==> flow/design.v <==
`timescale 1ns/1ps
module ModInv(clk, A, B, p, start, busy);
input [3:0] A,p;
input start, clk;
output [3:0] B;
output busy;
reg [3:0] u, v, x, y, B;
reg [1:0] state;
reg busy;
wire [4:0] Reg1, Reg2, Reg3,Reg4; 
assign        Reg1 = u - v;
assign        Reg2 = x - y;
assign        Reg3 = x + p;
assign        Reg4 = y + p;
always @(posedge clk or negedge start) begin
if(!start) begin     
    busy <= 0;
    state <= 0;
end else begin
    if(state == 0) begin     
        busy <= 1;
        u <= A;
        v <= p;
        x <= 1;
        y <= 0;
        state <= 1;
    end else if(state == 1) begin
        if((u != 1) && (v != 1)) begin
            if(u[0]==0) begin
              u <= {1'b0,u[3:1]};
              x <= (x[0])? Reg3[4:1] : {1'b0,x[3:1]} ;
            end 
            if(v[0]==0) begin
              v <= {1'b0,v[3:1]};
              y <= (y[0])? Reg4[4:1]: {1'b0,y[3:1]} ;
            end 
            if((u[0])&&(v[0])) begin
              if (Reg1[4]) begin
                    v <= (v - u);
                    y <= (Reg2[4])? (y - x):(y - x + p);
                end else begin
                    u <= (u - v);
                    x <= (Reg2[4])? (x - y + p):(x - y);
                end
            end
        end else begin
            B <= (u == 1)? x:y ;
            state <= 2;
        end
    end else begin
        busy <= 0;   
    end
    end
end
endmodule
* Tool chain data of ModInv *
What the tools print for ModInv, step after step.
Line numbers count from 1 in the design file above.
Cell names lack the library's common part.
Not given: n/a

design
  design top = ModInv
  clock = clk
  cell library = sky130hd
  corner = tt_025C_1v80

* Word level *
Yosys after proc, flatten, opt, wreduce and memory -nomap, before mapping. Memory bits, and registers merged into a memory's read port (data or address), are not among the register bits. Print and check cells are not counted.

storage and ports
  flip-flop bits (word level) = 23
  output and inout bits = 5
  elaborated cells = 65
  bits of input ports = 10

cells by class
  equal/unequal tests = 6
  mux-type cells = 32
  bitwise logic cells = 2
  reduce/logical cells = 8
  $add $sub $neg = 10

operator list
  kind                                            number
  2-to-1 mux 4 bit                                27
  subtractor 4 bit                                4
  adder 4 x 4 -> 5 bit                            2
  subtractor 4 x 4 -> 5 bit                       2
  != test 4 x 1 -> 1 bit (second input constant)  2
  adder 4 bit                                     2
  2-to-1 mux 2 bit                                3
  != test 2 bit (second input constant)           2
  nonzero test 2 bit                              2
  == test 4 x 1 -> 1 bit (second input constant)  1
  AND reduction 4 bit                             1
  AND reduction 3 bit                             1
  logical AND 1 bit                               2
  inverter 1 bit                                  2
  == test 2 x 1 -> 1 bit (second input constant)  1
  zero test 2 bit                                 1
  AND reduction 2 bit                             1
  2-to-1 mux 1 bit                                2

* Logic depth *
Yosys ltp: most cells in a row. Word level: on the elaborated netlist, between registers, memories and ports. Mapped: between sequential cells and ports; inverters and the memories' decode and read muxes count.

depth
  depth in word-level cells = 7
  ABC_AREA = 0
  gate-level depth with buffers = 11
  gate-level depth less buffers = 11

* Mapped cells and area *
Source: synth_stat.txt of the flow (Yosys; design flattened, memories mapped). It holds for the ABC_AREA given above (unset counts as 0); a run with the other value may have another netlist.
The area totals of this step are shown rounded.

mapped netlist
  sequential part of the area = 0.0006769 mm^2
  buffers = 10
  mapped flip-flops = 23
  synthesis area = 0.002293 mm^2
  mapped cells = 229

cells by type
  cell type  number  total area (um^2)
  edfxtp_1   20      600.576
  ha_1       26      325.312
  fa_1       8       160.154
  mux2i_1    10      100.096
  xnor2_1    9       78.826
  inv_1      18      67.565
  nand2_1    17      63.811
  a21oi_1    11      55.053
  a211oi_1   7       52.55
  a21o_1     7       52.55
  dfrtp_1    2       50.048
  o21ai_1    10      50.048
  a221oi_2   3       45.043
  nor2_1     11      41.29
  a211oi_2   3       37.536
  nor2b_1    6       37.536
  xor2_1     4       35.034
  o21a_1     4       30.029

Not listed: further types 33, cells in them 53.

* Path before layout *
Source: OpenSTA report_checks on the synthesized netlist (no wires, ideal clock, input and output delay 20% of the period each), path of least setup slack; recovery checks are left aside. Register names are those of the netlist, which keeps one name where synthesis merged equal registers.

timing post-synthesis
  path type = register -> register
  from = register y[0]
  to = register y[3]
  launch time at the first pin = 0.000 ns
  data required time = 2.433 ns
  arrival = 2.278 ns
  setup time = 0.277 ns
  clock period = 2.71 ns
  setup slack = 0.155 ns
  path delay = 2.555 ns
  driving pins on the path = 11
  path buffers = 0
  period reached after synthesis = 2.555 ns

"path delay" = arrival - input delay + setup time.
"driving pins on the path" counts driving pins, that of a launching flip-flop among them; a cell with two outputs on the path counts twice.
"period reached after synthesis" = period - worst setup slack (recovery checks aside). The figure is calculated, with input and output delays left at 20% of the set period.
Between the ends stands the longest chain of elaborated cells between them, by number of cells; it is not shown to be the way that was timed. Of several equally long chains one is given.
Each line given opens the expression or statement behind the cell; cells for indexed reads and writes are added by Yosys, which also makes memories of some case tables.
A register here has more assigning lines than the two given.

between the ends, post-synthesis
  path through = edfxtp_1 -> inv_1 -> ha_1 -> inv_1 -> fa_1 -> ha_1 -> a211oi_1 -> nor3b_1 -> nor3_1 -> xnor2_1 -> a221oi_2
  cells in the longest elaborated chain = 7
  elaborated cells between the ends (all ways) = 11
  source lines of those cells = 9
  those cells by class = add/sub (4); mux (7)

ends and longest elaborated chain, post-synthesis
  what                RTL line  text
  start: declaration  7         reg [3:0] u, v, x, y, B;
  start: assignment   35        y <= (y[0])? Reg4[4:1]: {1'b0,y[3:1]} ;
  start: assignment   40        y <= (Reg2[4])? (y - x):(y - x + p);
  subtractor 4 bit    40
  adder 4 bit         40
  2-to-1 mux 4 bit    40
  2-to-1 mux 4 bit    38        if (Reg1[4]) begin
  2-to-1 mux 4 bit    37        if((u[0])&&(v[0])) begin
  2-to-1 mux 4 bit    28        if((u != 1) && (v != 1)) begin
  2-to-1 mux 4 bit    27        end else if(state == 1) begin
  end: assignment     35
  end: assignment     40
  end: declaration    7

* Worst path after layout *
From the final timing report of run A: the path of least setup slack in the routed layout; clock arrival at registers is part of the times.

timing post-layout
  path type = register -> register
  from = register x[0]
  to = register y[3]
  setup time = 0.27 ns
  data required time = 3.42 ns
  driving pins on the path = 10
  setup slack = 0.66 ns
  launch time at the first pin = 0.27 ns
  clock period = 3.43 ns
  arrival = 2.76 ns
  path buffers = 0

Between the ends stands the longest chain of elaborated cells between them, by number of cells; it is not shown to be the way that was timed. Of several equally long chains one is given.
A register here has more assigning lines than the two given.

between the ends, post-layout
  path through = edfxtp_1 -> ha_1 -> inv_1 -> fa_1 -> ha_1 -> a211oi_1 -> nor3b_1 -> nor3_1 -> xnor2_1 -> a221oi_2
  cells in the longest elaborated chain = 7
  elaborated cells between the ends (all ways) = 8
  source lines of those cells = 6
  those cells by class = add/sub (3); mux (5)

ends and longest elaborated chain, post-layout
  what                RTL line  text
  start: declaration  7         reg [3:0] u, v, x, y, B;
  start: assignment   31        x <= (x[0])? Reg3[4:1] : {1'b0,x[3:1]} ;
  start: assignment   43        x <= (Reg2[4])? (x - y + p):(x - y);
  subtractor 4 bit    40        y <= (Reg2[4])? (y - x):(y - x + p);
  adder 4 bit         40
  2-to-1 mux 4 bit    40
  2-to-1 mux 4 bit    38        if (Reg1[4]) begin
  2-to-1 mux 4 bit    37        if((u[0])&&(v[0])) begin
  2-to-1 mux 4 bit    28        if((u != 1) && (v != 1)) begin
  2-to-1 mux 4 bit    27        end else if(state == 1) begin
  end: assignment     35        y <= (y[0])? Reg4[4:1]: {1'b0,y[3:1]} ;
  end: assignment     40
  end: declaration    7

Record of 2 stored runs of the RTL-to-layout flow on ModInv, platform sky130hd. The runs are unordered. Constraints: input delay and output delay 20% of the set period each, output load 0.01 pF.
By "period achieved" is meant the clock period of the run minus its worst setup slack. This is arithmetic on one report: input and output delays are still those of the set period (20% each).
"worst path time" is the time allowed to the run's worst setup path (the clock period less input and output delay, where it has them) less its slack. Clock arrival times count: a late capture clock shortens it, a late launch clock lengthens it.
"total design power": no workload was simulated; the value follows from the tool's default switching activity.
Results are given in rounded form.
A setting shown as -- is not set for that run.

setting or result                        run A                 run B
period_ns                                3.43                  3.18
CAP_MARGIN                               20                    20
CORE_MARGIN                              2                     2
CORE_UTILIZATION                         40                    24
SLEW_MARGIN                              20                    20
SETUP_SLACK_MARGIN                       --                    0.19
PLACE_DENSITY_LB_ADDON                   --                    0.07
CELL_PAD_IN_SITES_GLOBAL_PLACEMENT       --                    3
CELL_PAD_IN_SITES_DETAIL_PLACEMENT       --                    1
CTS_CLUSTER_DIAMETER                     --                    366
MIN_ROUTING_LAYER                        --                    met2
mapped cell area after synthesis (mm^2)  0.002293              0.002293
period achieved (ns)                     2.769                 2.813
total negative slack (ns)                0.000                 0.000
die footprint (mm^2)                     0.006355              0.01035
standard-cell area after routing (mm^2)  0.002557              0.002715
total design power (uW)                  1204                  1404
final worst hold slack (ns)              0.479                 0.489
post-layout utilization                  0.464                 0.294
worst path time (ns)                     2.77                  2.81
worst path kind                          register -> register  register -> register
setup slack of the worst path (ns)       0.661                 0.367
